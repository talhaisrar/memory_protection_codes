==> flow/design.v <==
module hsiao_code_decoder(
    input  [12:0] in_code,
    output reg [7:0] out_data,
    output reg single_error_corrected,
    output reg double_error_detected
);
    wire [4:0] syndrome;
    reg  [12:0] corrected_code;
    wire syndrome_parity_odd;
    assign syndrome[4] = in_code[12] ^ in_code[11] ^ in_code[10] ^ in_code[9] ^ in_code[4];
    assign syndrome[3] = in_code[12] ^ in_code[8]  ^ in_code[7]  ^ in_code[6] ^ in_code[3];
    assign syndrome[2] = in_code[11] ^ in_code[10] ^ in_code[7]  ^ in_code[6] ^ in_code[5] ^ in_code[2];
    assign syndrome[1] = in_code[11] ^ in_code[9]  ^ in_code[8]  ^ in_code[6] ^ in_code[5] ^ in_code[1];
    assign syndrome[0] = in_code[12] ^ in_code[10] ^ in_code[9]  ^ in_code[8] ^ in_code[7] ^ in_code[5] ^ in_code[0];
    assign syndrome_parity_odd = ^syndrome;  
    always @(*) begin
        corrected_code = in_code;
        single_error_corrected = 0;
        double_error_detected  = 0;
        if (syndrome == 5'b00000) begin
            corrected_code = in_code;
        end else if (syndrome != 5'b00000 && syndrome_parity_odd) begin
            single_error_corrected = 1;
            case (syndrome)
                5'd0: corrected_code[0]  = ~corrected_code[0];
                5'd1: corrected_code[1]  = ~corrected_code[1];
                5'd2: corrected_code[2]  = ~corrected_code[2];
                5'd3: corrected_code[3]  = ~corrected_code[3];
                5'd4: corrected_code[4]  = ~corrected_code[4];
                5'd5: corrected_code[5]  = ~corrected_code[5];
                5'd6: corrected_code[6]  = ~corrected_code[6];
                5'd7: corrected_code[7]  = ~corrected_code[7];
                5'd8: corrected_code[8]  = ~corrected_code[8];
                5'd9: corrected_code[9]  = ~corrected_code[9];
                5'd10: corrected_code[10] = ~corrected_code[10];
                5'd11: corrected_code[11] = ~corrected_code[11];
                5'd12: corrected_code[12] = ~corrected_code[12];
                default: ;
            endcase
        end else if (!syndrome_parity_odd) begin
            double_error_detected = 1;
        end
        out_data[0] = corrected_code[5];
        out_data[1] = corrected_code[6];
        out_data[2] = corrected_code[7];
        out_data[3] = corrected_code[8];
        out_data[4] = corrected_code[9];
        out_data[5] = corrected_code[10];
        out_data[6] = corrected_code[11];
        out_data[7] = corrected_code[12];
    end
endmodule
module hsiao_code_encoder(
    input  [7:0] input_data,
    output [12:0] output_code
);
    wire [12:0] code;
    assign code[12] = input_data[7];
    assign code[11] = input_data[6];
    assign code[10] = input_data[5];
    assign code[9]  = input_data[4];
    assign code[8]  = input_data[3];
    assign code[7]  = input_data[2];
    assign code[6]  = input_data[1];
    assign code[5]  = input_data[0];
    assign code[4] = code[12] ^ code[11] ^ code[10] ^ code[9];
    assign code[3] = code[12] ^ code[8]  ^ code[7]  ^ code[6];
    assign code[2] = code[11] ^ code[10] ^ code[7]  ^ code[6] ^ code[5];
    assign code[1] = code[11] ^ code[9]  ^ code[8]  ^ code[6] ^ code[5];
    assign code[0] = code[12] ^ code[10] ^ code[9]  ^ code[8] ^ code[7] ^ code[5];
    assign output_code = code;
endmodule
module hsiao_code_faulty_memory(
    input clk,
    input rst,
    input [7:0] input_data,
    input [3:0] input_addr,
    input wr_en,
    input [3:0] fault_addr1,
    input [3:0] fault_addr2,
    input fault_enable,
    input two_bit_fault_enable,
    output [7:0] output_data,
    output single_bit_error_corrected,
    output double_bit_error_detected
);
    wire [12:0] encoded;
    wire [12:0] codeword_read;
    wire [12:0] corrupted;
    hsiao_code_encoder encoder (
        .input_data(input_data),
        .output_code(encoded)
    );
    mem_hsiao_code memory(
        .clk(clk),
        .rst(rst),
        .wr_en(wr_en),
        .addr(input_addr),
        .data_in(encoded),
        .data_out(codeword_read)
    );
    two_bit_fault_injector injector (
        .in_code(codeword_read),
        .fault_bit_addr1(fault_addr1),
        .fault_bit_addr2(fault_addr2),
        .fault_en(fault_enable),
        .is_two_bit_fault(two_bit_fault_enable),
        .out_error_code(corrupted)
    );
    hsiao_code_decoder decoder (
        .in_code(corrupted),
        .out_data(output_data),
        .single_error_corrected(single_bit_error_corrected),
        .double_error_detected(double_bit_error_detected)
    );
endmodule
module mem_hsiao_code (
    input         clk,
    input         rst,
    input         wr_en,
    input  [3:0]  addr,
    input  [12:0] data_in,
    output [12:0] data_out
);
    reg [12:0] mem [0:15];
    assign data_out = mem[addr];
    always @(posedge clk) begin
        if (wr_en) begin
            mem[addr] <= data_in;
        end
    end
endmodule
module two_bit_fault_injector
(
    input  [12:0] in_code,
    input  [3:0]  fault_bit_addr1,
    input  [3:0]  fault_bit_addr2,
    input         fault_en,
    input         is_two_bit_fault,   
    output reg [12:0] out_error_code
);
    always @(*) begin
        out_error_code = in_code;
        if (fault_en) begin
            case (fault_bit_addr1)
                4'd0:  out_error_code[0]  = ~in_code[0];
                4'd1:  out_error_code[1]  = ~in_code[1];
                4'd2:  out_error_code[2]  = ~in_code[2];
                4'd3:  out_error_code[3]  = ~in_code[3];
                4'd4:  out_error_code[4]  = ~in_code[4];
                4'd5:  out_error_code[5]  = ~in_code[5];
                4'd6:  out_error_code[6]  = ~in_code[6];
                4'd7:  out_error_code[7]  = ~in_code[7];
                4'd8:  out_error_code[8]  = ~in_code[8];
                4'd9:  out_error_code[9]  = ~in_code[9];
                4'd10: out_error_code[10] = ~in_code[10];
                4'd11: out_error_code[11] = ~in_code[11];
                4'd12: out_error_code[12] = ~in_code[12];
                default: ;  
            endcase
        end
        if (fault_en && is_two_bit_fault) begin
            case (fault_bit_addr2)
                4'd0:  out_error_code[0]  = ~in_code[0];
                4'd1:  out_error_code[1]  = ~in_code[1];
                4'd2:  out_error_code[2]  = ~in_code[2];
                4'd3:  out_error_code[3]  = ~in_code[3];
                4'd4:  out_error_code[4]  = ~in_code[4];
                4'd5:  out_error_code[5]  = ~in_code[5];
                4'd6:  out_error_code[6]  = ~in_code[6];
                4'd7:  out_error_code[7]  = ~in_code[7];
                4'd8:  out_error_code[8]  = ~in_code[8];
                4'd9:  out_error_code[9]  = ~in_code[9];
                4'd10: out_error_code[10] = ~in_code[10];
                4'd11: out_error_code[11] = ~in_code[11];
                4'd12: out_error_code[12] = ~in_code[12];
                default: ;  
            endcase
        end
    end
endmodule
Tool chain data of hsiao_code_faulty_memory
What the tools print for hsiao_code_faulty_memory, step after step. Lines are those of the file above, counted from 1. A cell with -- has no value.

Design top: hsiao_code_faulty_memory. Clock port: clk. Standard-cell library: sky130hd. Timing corner: tt_025C_1v80.

After elaboration
Source: Yosys, flattened and elaborated, memories not mapped. Widths are those after wreduce; folded enables and synchronous resets count as part of the registers. Registers that Yosys merges into a memory's read port (data or address) are not register bits. Print and check cells do not count. Equal cells are merged and count once. Yosys's memory passes give these memory sizes; they may raise the number of words (mostly to a power of two), join words into wider ones and drop unused or constant bits.

The figure for flip-flop bits (word level) is 0. Under RAM bits stands 208. Memories: 1. Input bits: 25. The entry for word-level cells reads 162.

Memory list: memory.mem (depth 16, width 13, rd ports 1, wr ports 1, line 125) `reg [12:0] mem [0:15];`.

For eq/ne operators the number is 36. Under mux-type cells stands 50. Bitwise operators: 68. The figure for reduce/logical cells is 7.

Operators with widths (count): 13-bit two-way mux (5); 1-bit two-way mux (44); 1-bit bitwise XOR (43); 4-bit == test with constant B (10); 4-bit by 3-bit == test with 1-bit output with constant B (8); 1-bit NOT (25); 5-bit by 4-bit == test with 1-bit output with constant B (5); 5-bit by 3-bit == test with 1-bit output with constant B (4); 4-bit by 2-bit == test with 1-bit output with constant B (4); 5-bit by 2-bit == test with 1-bit output with constant B (2); 4-bit by 1-bit == test with 1-bit output with constant B (2); 4-bit zero test (2); 5-bit by 1-bit == test with 1-bit output with constant B (1); 5-bit zero test (1); 5-bit nonzero test (1); 5-bit parity (1); 4-bit two-way mux (1); 1-bit logical AND (2).

Depth
Depth = most cells in a row (Yosys ltp): at word level without a register or memory, in the mapped netlist without a sequential cell, where the memories' decode and read muxes count.

The entry for depth after elaboration reads 15. Under ABC_AREA stands 0. For depth in mapped cells the number is 15.

Netlist
Yosys stat after the flow's synthesis: flattened, memories mapped to cells. It holds for the ABC_AREA given above (unset counts as 0); a run with the other value may have another netlist.

Under cell count stands 451. The entry for mapped area reads 8974.9 µm². The entry for area of sequential cells reads 6246.0 µm². The figure for mapped flip-flops is 208. The figure for buffer cells is 20.

Cells by type: sky130_fd_sc_hd__edfxtp_1 (count 208, area in all 6245.99 µm²); sky130_fd_sc_hd__mux4_2 (count 34, area in all 765.734 µm²); sky130_fd_sc_hd__mux4_1 (count 17, area in all 446.678 µm²); sky130_fd_sc_hd__xnor2_1 (count 36, area in all 315.302 µm²); sky130_fd_sc_hd__xnor3_1 (count 5, area in all 112.608 µm²); sky130_fd_sc_hd__a22o_1 (count 11, area in all 96.342 µm²); sky130_fd_sc_hd__a221oi_1 (count 10, area in all 87.584 µm²); sky130_fd_sc_hd__xor2_1 (count 9, area in all 78.826 µm²); sky130_fd_sc_hd__nand2b_1 (count 11, area in all 68.816 µm²); sky130_fd_sc_hd__nor2_1 (count 18, area in all 67.565 µm²); sky130_fd_sc_hd__o22ai_1 (count 9, area in all 56.304 µm²); sky130_fd_sc_hd__nand3_1 (count 11, area in all 55.053 µm²); sky130_fd_sc_hd__mux2i_1 (count 5, area in all 50.048 µm²); sky130_fd_sc_hd__buf_6 (count 4, area in all 45.043 µm²); sky130_fd_sc_hd__buf_12 (count 2, area in all 40.038 µm²); sky130_fd_sc_hd__a221oi_2 (count 2, area in all 30.029 µm²); sky130_fd_sc_hd__buf_2 (count 6, area in all 30.029 µm²); sky130_fd_sc_hd__nand3b_1 (count 4, area in all 30.029 µm²).

Other cell types: 29; their cells: 49. The figures by module come from a second, unflattened synthesis with its own total; it is not the netlist above.

The figure for cell total of the unflattened synthesis is 451. The entry for area total of the unflattened synthesis reads 8977.4 µm².

Each row is one instance without its submodules.

Modules: mem_hsiao_code (instances 1, cells 344, area 7956.4 µm², sequential area 6246.0 µm²); hsiao_code_decoder (instances 1, cells 45, area 503.0 µm², sequential area 0.0 µm²); two_bit_fault_injector (instances 1, cells 42, area 304.0 µm², sequential area 0.0 µm²); hsiao_code_encoder (instances 1, cells 20, area 214.0 µm², sequential area 0.0 µm²); hsiao_code_faulty_memory (instances 1, cells 0, area 0.0 µm², sequential area 0.0 µm²).

Worst setup path after synthesis
Path of least setup slack by OpenSTA after synthesis, without wires, with an ideal clock, recovery checks aside; 20% of the period is set as input and as output delay. Where synthesis merged equal registers, the netlist keeps one of their names.

Kind: input port to output port. Start point: input input_addr[2]. End point: output output_data[6]. Under period stands 5.72 ns. External output delay: 1.144 ns. Time at the first pin: 1.144 ns. Arrival time: 4.352 ns. The figure for slack is 0.224 ns. The entry for delay of the path reads 3.208 ns. Under stages stands 12. For synthesis period reached the number is 5.496 ns.

"delay of the path" = arrival - input delay + setup time. A path that ends at an output port has no setup time. "stages": output pins that drive a net of the path, with the launching flip-flop's if there is one; two outputs of one cell count as two. "synthesis period reached" = period - worst setup slack (recovery checks aside). The figure is calculated, with input and output delays left at 20% of the set period. Between the ends stands the longest chain of elaborated cells between them, by number of cells; it is not shown to be the way that was timed. Of several equally long chains one is given. A line is the first line of the expression or statement that the cell stems from. Yosys adds cells for indexed reads and writes and turns some case tables into memories. The chain passes a memory read, where the word-level depth is cut; so it can be longer than that depth.

Cell sequence: sky130_fd_sc_hd__buf_6 > sky130_fd_sc_hd__mux4_1 > sky130_fd_sc_hd__a22o_1 > sky130_fd_sc_hd__a221oi_1 > sky130_fd_sc_hd__xnor2_1 > sky130_fd_sc_hd__xnor3_1 > sky130_fd_sc_hd__xnor3_1 > sky130_fd_sc_hd__inv_1 > sky130_fd_sc_hd__ha_1 > sky130_fd_sc_hd__buf_2 > sky130_fd_sc_hd__and4bb_1 > sky130_fd_sc_hd__xor2_1. The figure for cells in the longest elaborated chain is 16.

RTL lines, path post-synthesis: from (decl) (line 77) `input [3:0] input_addr,`; memory read 16 x 13 bit (line 125) `reg [12:0] mem [0:15];`; 1-bit NOT (line 158) `4'd12: out_error_code[12] = ~in_code[12];`; 1-bit two-way mux (line 145) `case (fault_bit_addr1)`; 13-bit two-way mux (line 144) `if (fault_en) begin`; 1-bit two-way mux (line 163) `case (fault_bit_addr2)`; 13-bit two-way mux (line 162) `if (fault_en && is_two_bit_fault) begin`; 1-bit bitwise XOR x6 (line 14) `assign syndrome[0] = in_code[12] ^ in_code[10] ^ in_code[9]  ^ in_code[8] ^ in_code[7] ^ in_code[5] ^ in_code[ ...`; 5-bit by 4-bit == test with 1-bit output (line 24) `case (syndrome)`; 1-bit two-way mux (line 24); 13-bit two-way mux (line 22) `end else if (syndrome != 5'b00000 && syndrome_parity_odd) begin`; 13-bit two-way mux (line 20) `if (syndrome == 5'b00000) begin`; to (decl) (line 83) `output [7:0] output_data,`.

Timing after layout
From the final timing report of job 1: the path of least setup slack in the routed layout; clock arrival at registers is part of the times.

Kind: input port to output port. Start point: input input_addr[2]. End point: output single_bit_error_corrected. Under period stands 5.84 ns. External output delay: 1.17 ns. Time at the first pin: 1.17 ns. Arrival time: 4.66 ns. The figure for slack is 0.01 ns. Under stages stands 15.

Between the ends stands the longest chain of elaborated cells between them, by number of cells; it is not shown to be the way that was timed. Of several equally long chains one is given. The chain passes a memory read, where the word-level depth is cut; so it can be longer than that depth.

Cell sequence: sky130_fd_sc_hd__buf_12 > sky130_fd_sc_hd__buf_12 > sky130_fd_sc_hd__buf_12 > sky130_fd_sc_hd__mux4_2 > sky130_fd_sc_hd__a22o_1 > sky130_fd_sc_hd__a221oi_2 > sky130_fd_sc_hd__buf_4 > sky130_fd_sc_hd__xnor2_4 > sky130_fd_sc_hd__xnor2_2 > sky130_fd_sc_hd__xnor3_1 > sky130_fd_sc_hd__inv_2 > sky130_fd_sc_hd__ha_4 > sky130_fd_sc_hd__or3b_1 > sky130_fd_sc_hd__o211ai_1 > sky130_fd_sc_hd__buf_2. The figure for cells in the longest elaborated chain is 16.

RTL lines, path after layout: from (decl) (line 77) `input [3:0] input_addr,`; memory read 16 x 13 bit (line 125) `reg [12:0] mem [0:15];`; 1-bit NOT (line 158) `4'd12: out_error_code[12] = ~in_code[12];`; 1-bit two-way mux (line 145) `case (fault_bit_addr1)`; 13-bit two-way mux (line 144) `if (fault_en) begin`; 1-bit two-way mux (line 163) `case (fault_bit_addr2)`; 13-bit two-way mux (line 162) `if (fault_en && is_two_bit_fault) begin`; 1-bit bitwise XOR x6 (line 14) `assign syndrome[0] = in_code[12] ^ in_code[10] ^ in_code[9]  ^ in_code[8] ^ in_code[7] ^ in_code[5] ^ in_code[ ...`; 5-bit nonzero test (line 22) `end else if (syndrome != 5'b00000 && syndrome_parity_odd) begin`; 1-bit logical AND (line 22); 1-bit two-way mux (line 22); 1-bit two-way mux (line 20) `if (syndrome == 5'b00000) begin`; to (decl) (line 84) `output single_bit_error_corrected,`.

==> runs of hsiao_code_faulty_memory <==
Module hsiao_code_faulty_memory, platform sky130hd: 2 stored runs of the flow (Yosys, OpenROAD) with differing settings, in no particular order. Input and output delays are each 20% of the period that was set; the output load is 0.01 pF. "achieved clock period": clock period set for the run, less the worst setup slack. It is reckoned from that one timing run; input and output delays stay at 20% of the period that was set. By "time used up by the worst setup path" is meant the share of the clock period that the worst setup path is allowed (20% is reserved at inputs, 20% at outputs), minus its slack. Clock arrival times at its registers enter into it. "overall power": no workload was simulated; the value follows from the tool's default switching activity.

Job 1 has these settings: period_ns 5.84; CORE_UTILIZATION 47; PLACE_DENSITY_LB_ADDON 0.04; CORE_ASPECT_RATIO 1.69; CORE_MARGIN 3; CELL_PAD_IN_SITES_DETAIL_PLACEMENT 1; GPL_ROUTABILITY_DRIVEN 1; MIN_ROUTING_LAYER met2; MAX_ROUTING_LAYER met4; CAP_MARGIN 20; SLEW_MARGIN 20. The chip area after synthesis (Yosys) comes to 8974.9 µm². The area inside the die boundary reads 20846.4 µm². The standard-cell area after layout stands at 11095.6 µm². For the utilization in the final report the run shows 59.3 %. For the worst slack on setup checks the run shows 0.009 ns. The setup total negative slack is 0.000 ns. The worst hold slack in the final report reads 1.452 ns. The overall power comes to 0.004002 W. The achieved clock period stands at 5.831 ns. The time used up by the worst setup path comes to 3.50 ns. Class of the worst setup path: input port to output port.

Job 2 has these settings: period_ns 9.73; CORE_UTILIZATION 60; SETUP_SLACK_MARGIN 2.75; CORE_MARGIN 7; CELL_PAD_IN_SITES_GLOBAL_PLACEMENT 0; MIN_ROUTING_LAYER met2; MAX_ROUTING_LAYER met4; CAP_MARGIN 20; SLEW_MARGIN 20. The chip area after synthesis (Yosys) comes to 8974.9 µm². The area inside the die boundary reads 18579.1 µm². The standard-cell area after layout stands at 11046.8 µm². For the utilization in the final report the run shows 75.7 %. For the worst slack on setup checks the run shows 2.526 ns. The setup total negative slack is 0.000 ns. The worst hold slack in the final report reads 1.988 ns. The overall power comes to 0.002477 W. The achieved clock period stands at 7.204 ns. The time used up by the worst setup path comes to 3.31 ns. Class of the worst setup path: input port to output port.
