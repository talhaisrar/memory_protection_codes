==> flow/design.v <==
module burst_error_injector (
    input  [11:0] in_code,
    input  [3:0]  fault_start_addr,         
    input  [1:0]  burst_error_length,       
    input         fault_en,
    output reg [11:0] out_error_code
);
    always @(*) begin
        out_error_code = in_code;
        if (fault_en) begin
            case (burst_error_length)
                2'd0: begin
                    if (fault_start_addr < 12)
                        out_error_code[fault_start_addr] = ~in_code[fault_start_addr];
                end
                2'd1: begin
                    if (fault_start_addr < 12)
                        out_error_code[fault_start_addr] = ~in_code[fault_start_addr];
                    if ((fault_start_addr + 1) < 12)
                        out_error_code[fault_start_addr + 1] = ~in_code[fault_start_addr + 1];
                end
                2'd2: begin
                    if (fault_start_addr < 12)
                        out_error_code[fault_start_addr] = ~in_code[fault_start_addr];
                    if ((fault_start_addr + 1) < 12)
                        out_error_code[fault_start_addr + 1] = ~in_code[fault_start_addr + 1];
                    if ((fault_start_addr + 2) < 12)
                        out_error_code[fault_start_addr + 2] = ~in_code[fault_start_addr + 2];
                end
                2'd3: begin
                    if (fault_start_addr < 12)
                        out_error_code[fault_start_addr] = ~in_code[fault_start_addr];
                    if ((fault_start_addr + 1) < 12)
                        out_error_code[fault_start_addr + 1] = ~in_code[fault_start_addr + 1];
                    if ((fault_start_addr + 2) < 12)
                        out_error_code[fault_start_addr + 2] = ~in_code[fault_start_addr + 2];
                    if ((fault_start_addr + 3) < 12)
                        out_error_code[fault_start_addr + 3] = ~in_code[fault_start_addr + 3];
                end
                default: ;  
            endcase
        end
    end
endmodule
module crc_code_controller #(
    parameter NUM_CYCLES = 11
)(
    input clk,
    input rst,
    input start,
    output reg shift_en,
    output reg load_en,
    output reg data_valid,
    output reg controller_busy
);
    parameter IDLE = 2'b00,
              SHIFT= 2'b01,
              DONE = 2'b10;
    reg [1:0] state, next_state;
    reg [3:0] count;
    always @(posedge clk or posedge rst) begin
        if (rst)
            state <= IDLE;
        else
            state <= next_state;
    end
    always @(*) begin
        case (state)
            IDLE:  next_state = (start) ? SHIFT : IDLE;
            SHIFT: next_state = (count == NUM_CYCLES) ? DONE : SHIFT;
            DONE:  next_state = IDLE;
            default: next_state = IDLE;
        endcase
    end
    always @(posedge clk or posedge rst) begin
        if (rst)
            count <= 0;
        else if (state == SHIFT)
            count <= count + 1;
        else
            count <= 0;
    end
    always @(*) begin
        load_en       = 0;
        shift_en      = 0;
        data_valid  = 0;
        controller_busy= 0;
        case (state)
            IDLE: begin
                load_en = 1;
            end
            SHIFT: begin
                shift_en = 1;
                controller_busy = 1;
            end
            DONE: begin
                data_valid = 1;
            end
        endcase
    end
endmodule
module crc_code_controller_top(
    input clk,
    input rst,
    input read,
    input write,
    output write_shift_en,
    output write_load_en,
    output read_shift_en,
    output read_load_en,
    output write_mem_en,
    output write_mem_busy,
    output read_data_valid,
    output read_controller_busy
);
    crc_code_controller encoder_controller (
        .clk(clk),
        .rst(rst),
        .start(write),
        .shift_en(write_shift_en),
        .load_en(write_load_en),
        .data_valid(write_mem_en),
        .controller_busy(write_mem_busy)
    );
    crc_code_controller decoder_controller(
        .clk(clk),
        .rst(rst),
        .start(read),
        .shift_en(read_shift_en),
        .load_en(read_load_en),
        .data_valid(read_data_valid),
        .controller_busy(read_controller_busy)
    );
endmodule
module crc_code_decoder(
    input  clk,
    input  rst,
    input  [11:0] encoded_data,
    input load,
    input shift_en,
    input processing_complete,
    output [7:0] decoded_data,
    output data_valid,
    output error_detected,
    output completed
);
    reg [11:0] data_shift_reg;
    reg [7:0] data_reg;
    reg [3:0] lfsr;
    wire lsfr_input;
    wire error;
    always @(posedge clk or posedge rst) begin
        if (rst) begin
            data_reg <= 8'h00;
        end else begin
            if (load) begin
                data_reg <= encoded_data[11:4];
            end
        end 
    end
    always @(posedge clk or posedge rst) begin
        if (rst)
            data_shift_reg  <= 12'h000;
        else begin
            if (load)
                data_shift_reg  <= encoded_data;
            else if (shift_en)
                data_shift_reg  <= {data_shift_reg[10:0] , 1'b0};
        end 
    end
    assign lsfr_input = data_shift_reg[11];
    always @(posedge clk or posedge rst) begin
        if (rst)
            lfsr <= 4'b0000;
        else if (load) 
            lfsr <= 4'b0000;
        else if (shift_en)
            lfsr <= {lfsr[2:1] , lfsr[3] ^ lfsr[0], lfsr[3] ^ lsfr_input};
    end
    assign error = |lfsr;
    assign decoded_data = data_reg;
    assign completed = processing_complete;
    assign data_valid = !error & processing_complete;
    assign error_detected = error & processing_complete;
endmodule
module crc_code_encoder(
    input  clk,
    input  rst,
    input  [7:0] data_in,
    input  [3:0] addr_in,
    input load,
    input shift_en,
    output [11:0] data_out,
    output [3:0] addr_out
);
    reg [7:0] data_reg, data_shift_reg;
    reg [3:0] addr_reg;
    reg [3:0] lfsr;
    wire lsfr_input;
    always @(posedge clk or posedge rst) begin
        if (rst) begin
            data_reg        <= 8'b00000000;
            addr_reg        <= 4'b0000;
        end else begin
            if (load) begin
                data_reg        <= data_in;
                addr_reg        <= addr_in;
            end
        end 
    end
    always @(posedge clk or posedge rst) begin
        if (rst)
            data_shift_reg  <= 8'b00000000;
        else begin
            if (load)
                data_shift_reg  <= data_in;
            else if (shift_en)
                data_shift_reg  <= {data_shift_reg[6:0] , 1'b0};
        end 
    end
    assign lsfr_input = data_shift_reg[7];
    always @(posedge clk or posedge rst) begin
        if (rst)
            lfsr <= 4'b0000;
        else if (load) 
            lfsr <= 4'b0000;
        else if (shift_en)
            lfsr <= {lfsr[2:1] , lfsr[3] ^ lfsr[0], lfsr[3] ^ lsfr_input};
    end
    assign addr_out = addr_reg;
    assign data_out[11:4] = data_reg;
    assign data_out[3:0] = lfsr;
endmodule
module crc_code_faulty_memory(
    input clk,
    input rst,
    input write,
    input read,
    input [7:0] data_in,
    input [3:0] addr_in,
    input [3:0] fault_addr,
    input [1:0] burst_error_length,
    input fault_enable,
    output mem_write_busy,
    output read_busy,
    output data_valid,
    output error_detected,
    output completed,
    output [7:0] data_out
);
    wire control_encoder_shift;
    wire control_encoder_load;
    wire control_mem_write;
    wire control_decoder_shift;
    wire control_decoder_load;
    wire control_decoder_complete;
    wire [3:0] encoder_write_addr;
    wire [11:0] encoder_write_data;
    wire [11:0] mem_encoded_data;
    wire [11:0] mem_corrupted_data;
    crc_code_controller_top controller (
        .clk(clk),
        .rst(rst),
        .write(write),
        .write_shift_en(control_encoder_shift),
        .write_load_en(control_encoder_load),
        .write_mem_en(control_mem_write),
        .write_mem_busy(mem_write_busy),
        .read(read),
        .read_shift_en(control_decoder_shift),
        .read_load_en(control_decoder_load),
        .read_data_valid(control_decoder_complete),
        .read_controller_busy(read_busy)
    );
    crc_code_encoder encoder (
        .clk(clk),
        .rst(rst),
        .data_in(data_in),
        .addr_in(addr_in),
        .load(control_encoder_load),
        .shift_en(control_encoder_shift),        
        .data_out(encoder_write_data),
        .addr_out(encoder_write_addr)     
    );
    mem_crc_code memory(
        .clk(clk),
        .rst(rst),
        .wr_en(control_mem_write),
        .write_addr(encoder_write_addr),
        .read_addr(addr_in),
        .write_data(encoder_write_data),
        .read_data(mem_encoded_data)
    );
    burst_error_injector injector(
        .in_code(mem_encoded_data),
        .fault_start_addr(fault_addr),
        .burst_error_length(burst_error_length),
        .fault_en(fault_enable),
        .out_error_code(mem_corrupted_data)
    );
    crc_code_decoder decoder (
        .clk(clk),
        .rst(rst),
        .encoded_data(mem_corrupted_data),
        .load(control_decoder_load),
        .shift_en(control_decoder_shift),
        .processing_complete(control_decoder_complete),      
        .decoded_data(data_out),
        .data_valid(data_valid),
        .error_detected(error_detected),
        .completed(completed)     
    );
endmodule
module mem_crc_code (
    input         clk,
    input         rst,
    input         wr_en,
    input  [3:0]  write_addr,
    input  [3:0]  read_addr,
    input  [11:0] write_data,
    output reg [11:0] read_data
);
    reg [11:0] mem [0:15];
    always @(posedge clk) begin
        if (wr_en) begin
            mem[write_addr] <= write_data;
        end
    end
    always @(*) begin
        if (write_addr == read_addr)
            read_data = write_data;
        else
            read_data = mem[read_addr];
    end
endmodule
Step by step through the tools: crc_code_faulty_memory
The steps from the RTL of crc_code_faulty_memory to its reports follow in flow order.
Lines are those of the file above, counted from 1.
Operators carry their Yosys type and port widths (W data, S select, Z words).
The mark n/a stands for no value.

inputs
  top = crc_code_faulty_memory
  clock port = clk
  cell library = sky130hd
  timing corner = tt_025C_1v80

Word-level counts
Counts by Yosys on the flattened word-level netlist (proc, flatten, opt, wreduce; memories kept). Register bits leave out memories and registers merged into their read ports (data or address). Print and check cells are left out. Cells with the same type and inputs are merged into one.
Memory sizes are those after Yosys's memory passes, which may raise the word count (mostly to a power of two), join words into wider ones and drop unused or constant bits.

bit counts
  bits of input ports = 23
  register bits after elaboration = 60
  bits in read-only memories = 0
  elaborated cells = 129
  RAM bits = 192
  output and inout bits = 13
  word width x clocked read ports = 0
  bits in latches = 0
  memories = 1

operators by class
  equality and inequality tests = 10
  bitwise operators = 28
  shift-type cells = 12
  $lt $le $gt $ge = 4
  mux-type cells = 47
  reductions and logical operators = 7
  multipliers = 0
  add/sub/neg operators = 9
  div/mod/pow operators = 0

memories
  memory      depth  bits a word  rd ports  wr ports  line  source
  memory.mem  16     12           1         1         323   reg [11:0] mem [0:15];

operators by type and width
  operator                   number
  $mux W12                   24
  $shift A1 B33 Y12          3
  $shift A1 B33 Y12 const A  3
  $neg A32 Y33               3
  $shiftx A12 B32 Y1         3
  $lt A32 B4 Y1 const B      3
  $and A12 B12 Y12           7
  $or A12 B12 Y12            7
  $not A12 Y12               4
  $pmux W12 S4               1
  $mux W4                    7
  $mux W8                    2
  $shift A1 B5 Y12           1
  $shift A1 B5 Y12 const A   1
  $shiftx A12 B4 Y1          1
  $add A4 B2 Y5 const B      2
  $mux W1                    9
  $eq A2 B2 Y1 const B       4
  $add A4 B1 Y4 const B      2
  $eq A4 B4 Y1 const B       2
  $pmux W2 S2                2
  $eq A2 B1 Y1 const B       3
  $logic_not A2 Y1           3
  $add A4 B1 Y5 const B      1
  $neg A4 Y5                 1
  $xor A1 B1 Y1              4
  $not A1 Y1                 4
  $reduce_bool A2 Y1         2

Other operator kinds: 6; their cells: 8.

Logic depth
Yosys ltp: most cells in a row. Word level: on the elaborated netlist, between registers, memories and ports. Mapped: between sequential cells and ports; inverters and the memories' decode and read muxes count.

depth
  depth in word-level cells = 25
  ABC_AREA = 1
  mapped depth = 30
  depth with buffers taken out = 28

After synthesis
The flow's flattened synthesis, as Yosys stat reports it; memories are mapped. The netlist is that of the ABC_AREA named above (0 if unset); the other value can give another one.
Totals and module areas in this step are rounded.

synthesis totals
  flip-flop cells = 254
  cell area after synthesis = 13000 µm²
  mapped cells = 1492
  sequential area = 7320 µm²
  buffers = 64

cells by type
  cell type                  number
  sky130_fd_sc_hd__edfxtp_1  192
  sky130_fd_sc_hd__nand2_1   430
  sky130_fd_sc_hd__dfrtp_1   60
  sky130_fd_sc_hd__nand3_1   164
  sky130_fd_sc_hd__nor2_1    168
  sky130_fd_sc_hd__inv_1     134
  sky130_fd_sc_hd__o21ai_0   95
  sky130_fd_sc_hd__ha_1      16
  sky130_fd_sc_hd__o211ai_1  19
  sky130_fd_sc_hd__buf_6     11
  sky130_fd_sc_hd__a21oi_1   24
  sky130_fd_sc_hd__buf_2     23
  sky130_fd_sc_hd__o21ai_1   16
  sky130_fd_sc_hd__buf_4     10
  sky130_fd_sc_hd__nor3_1    14
  sky130_fd_sc_hd__clkbuf_1  18
  sky130_fd_sc_hd__dfstp_2   2
  sky130_fd_sc_hd__xnor2_1   6

Not listed: further types 31, cells in them 90.

Path before layout
OpenSTA on the mapped netlist: ideal clock, no wires. The path of least setup slack (recovery checks aside). Input and output delay are each 20% of the period. Register names are those of the netlist, which keeps one name where synthesis merged equal registers.

timing after synthesis
  kind = input-to-reg
  start = input port fault_addr[0]
  end = register decoder.data_shift_reg[4]
  launch time at the first pin = 1.084 ns
  slack = 1.521 ns
  path delay = 2.814 ns
  data required time = 5.299 ns
  period = 5.42 ns
  path buffers = 2
  stages on the path = 23
  library setup time = 0.121 ns
  data arrival time = 3.777 ns
  period reached after synthesis = 3.899 ns

"path delay" is the arrival time less input delay plus setup time.
"stages on the path" counts driving pins, that of a launching flip-flop among them; a cell with two outputs on the path counts twice.
"period reached after synthesis" is the clock period less the worst setup slack; recovery checks do not enter. This is arithmetic on one report: input and output delays are still those of the set period (20% each).
Between the ends stands the longest chain of elaborated cells between them, by number of cells; it is not shown to be the way that was timed. Of several equally long chains one is given.
A line is the first line of the expression or statement that the cell stems from. Yosys adds cells for indexed reads and writes and turns some case tables into memories.
A register here has more assigning lines than the two given.

on the way, after synthesis
  cells stage by stage = sky130_fd_sc_hd__buf_2 -> sky130_fd_sc_hd__inv_2 -> sky130_fd_sc_hd__clkbuf_1 -> sky130_fd_sc_hd__ha_1 -> sky130_fd_sc_hd__nor2_1 -> sky130_fd_sc_hd__nor2_1 -> sky130_fd_sc_hd__inv_1 -> sky130_fd_sc_hd__nand3_1 -> sky130_fd_sc_hd__inv_1 -> sky130_fd_sc_hd__ha_1 -> sky130_fd_sc_hd__inv_1 -> sky130_fd_sc_hd__nor3_1 -> sky130_fd_sc_hd__inv_1 -> sky130_fd_sc_hd__nor2_1 -> sky130_fd_sc_hd__inv_1 -> sky130_fd_sc_hd__nor3_1 -> sky130_fd_sc_hd__a21oi_1 -> sky130_fd_sc_hd__o21ai_1 -> sky130_fd_sc_hd__nand3_1 -> sky130_fd_sc_hd__nand2_1 -> sky130_fd_sc_hd__nand2_1 -> sky130_fd_sc_hd__nand2_1 -> sky130_fd_sc_hd__nand2_1
  cells in the longest elaborated chain = 24
  elaborated cells on any way between the ends = 67

ends and longest elaborated chain, after synthesis
  what              line  source
  from (decl)       241   input [3:0] fault_addr,
  $neg A4 Y5        32    out_error_code[fault_start_addr] = ~in_code[fault_start_addr];
  $shift A1 B5 Y12  32
  $not A12 Y12      32
  $and A12 B12 Y12  32
  $or A12 B12 Y12   32
  $mux W12          31    if (fault_start_addr < 12)
  $mux W12          11    case (burst_error_length)
  (+10 left out)    n/a
  $mux W12          10    if (fault_en) begin
  $and A12 B12 Y12  38    out_error_code[fault_start_addr + 3] = ~in_code[fault_start_addr + 3];
  $or A12 B12 Y12   38
  $mux W12          37    if ((fault_start_addr + 3) < 12)
  $pmux W12 S4      11
  $mux W12          10
  $mux W12          165   if (load)
  to (assign)       166   data_shift_reg  <= encoded_data;
  to (assign)       168   data_shift_reg  <= {data_shift_reg[10:0] , 1'b0};
  to (decl)         147   reg [11:0] data_shift_reg;

Worst path after layout
Path of least setup slack in the final report of run B (OpenROAD, finished layout, wires in). Where an end is a register, its clock arrival counts in the times.

timing after layout
  kind = input-to-reg
  start = input port fault_addr[1]
  end = register decoder.data_reg[4]
  data required time = 6.76 ns
  stages on the path = 23
  period = 6.34 ns
  launch time at the first pin = 1.27 ns
  path buffers = 3
  slack = 1.26 ns
  data arrival time = 5.50 ns
  library setup time = 0.11 ns

Between the ends stands the longest chain of elaborated cells between them, by number of cells; it is not shown to be the way that was timed. Of several equally long chains one is given.

on the way, after layout
  cells stage by stage = sky130_fd_sc_hd__clkdlybuf4s50_1 -> sky130_fd_sc_hd__inv_1 -> sky130_fd_sc_hd__buf_4 -> sky130_fd_sc_hd__ha_1 -> sky130_fd_sc_hd__inv_1 -> sky130_fd_sc_hd__nor2_1 -> sky130_fd_sc_hd__nor2_1 -> sky130_fd_sc_hd__buf_4 -> sky130_fd_sc_hd__inv_1 -> sky130_fd_sc_hd__nand3_1 -> sky130_fd_sc_hd__inv_1 -> sky130_fd_sc_hd__ha_1 -> sky130_fd_sc_hd__inv_1 -> sky130_fd_sc_hd__nor3_1 -> sky130_fd_sc_hd__inv_1 -> sky130_fd_sc_hd__nor2_1 -> sky130_fd_sc_hd__nand3_1 -> sky130_fd_sc_hd__nand3_1 -> sky130_fd_sc_hd__nand3_1 -> sky130_fd_sc_hd__nand2_1 -> sky130_fd_sc_hd__nand2_1 -> sky130_fd_sc_hd__nand2_1 -> sky130_fd_sc_hd__nand2_1
  cells in the longest elaborated chain = 23
  elaborated cells on any way between the ends = 66

ends and longest elaborated chain, after layout
  what              line  source
  from (decl)       241   input [3:0] fault_addr,
  $neg A4 Y5        32    out_error_code[fault_start_addr] = ~in_code[fault_start_addr];
  $shift A1 B5 Y12  32
  $not A12 Y12      32
  $and A12 B12 Y12  32
  $or A12 B12 Y12   32
  $mux W12          31    if (fault_start_addr < 12)
  $mux W12          11    case (burst_error_length)
  (+9 left out)     n/a
  $mux W12          11
  $mux W12          10    if (fault_en) begin
  $and A12 B12 Y12  38    out_error_code[fault_start_addr + 3] = ~in_code[fault_start_addr + 3];
  $or A12 B12 Y12   38
  $mux W12          37    if ((fault_start_addr + 3) < 12)
  $pmux W12 S4      11
  $mux W12          10
  to (assign)       154   data_reg <= 8'h00;
  to (assign)       157   data_reg <= encoded_data[11:4];
  to (decl)         148   reg [7:0] data_reg;

Subject: flow runs of crc_code_faulty_memory

Hi,

crc_code_faulty_memory through Yosys and OpenROAD on sky130hd: 2 stored runs, unordered, with their settings and measured results. The constraints put input and output delay at 20% of the set period each and load the outputs with 0.01 pF.
"achieved clock period" means the clock period less the worst setup slack. The figure is calculated, with input and output delays left at 20% of the set period.
"critical setup path time" means the part of the period allowed to the worst setup path (the constraints hold back 20% at inputs and 20% at outputs) less its slack; where the path has registers, the arrival times of their clocks count too.
Values from the reports are rounded here.
A setting shown as - is not set for that run.
Results: - = not shown.

item                                    run A  run B
period_ns                               3.36   6.34
CORE_UTILIZATION                        55     64
PLACE_DENSITY_LB_ADDON                  0.25   0.28
CORE_MARGIN                             9      2
CELL_PAD_IN_SITES_GLOBAL_PLACEMENT      3      1
CAP_MARGIN                              35     20
SLEW_MARGIN                             20     10
SETUP_SLACK_MARGIN                      -      0.3
ABC_AREA                                -      1
CTS_CLUSTER_DIAMETER                    -      105
area of the die (µm²)                   -      21500
final utilization (%)                   -      71.6
achieved clock period (ns)              -      5.081
smallest hold slack (ns)                -      0.477
critical setup path time (ns)           -      3.81
kind of the worst setup path            -      input-to-reg
mapped cell area after synthesis (µm²)  -      13000
lowest setup slack (ns)                 -      1.26
total negative slack (ns)               -      0.000

Run A: stopped before the end: placement reported FLW-0024

Regards
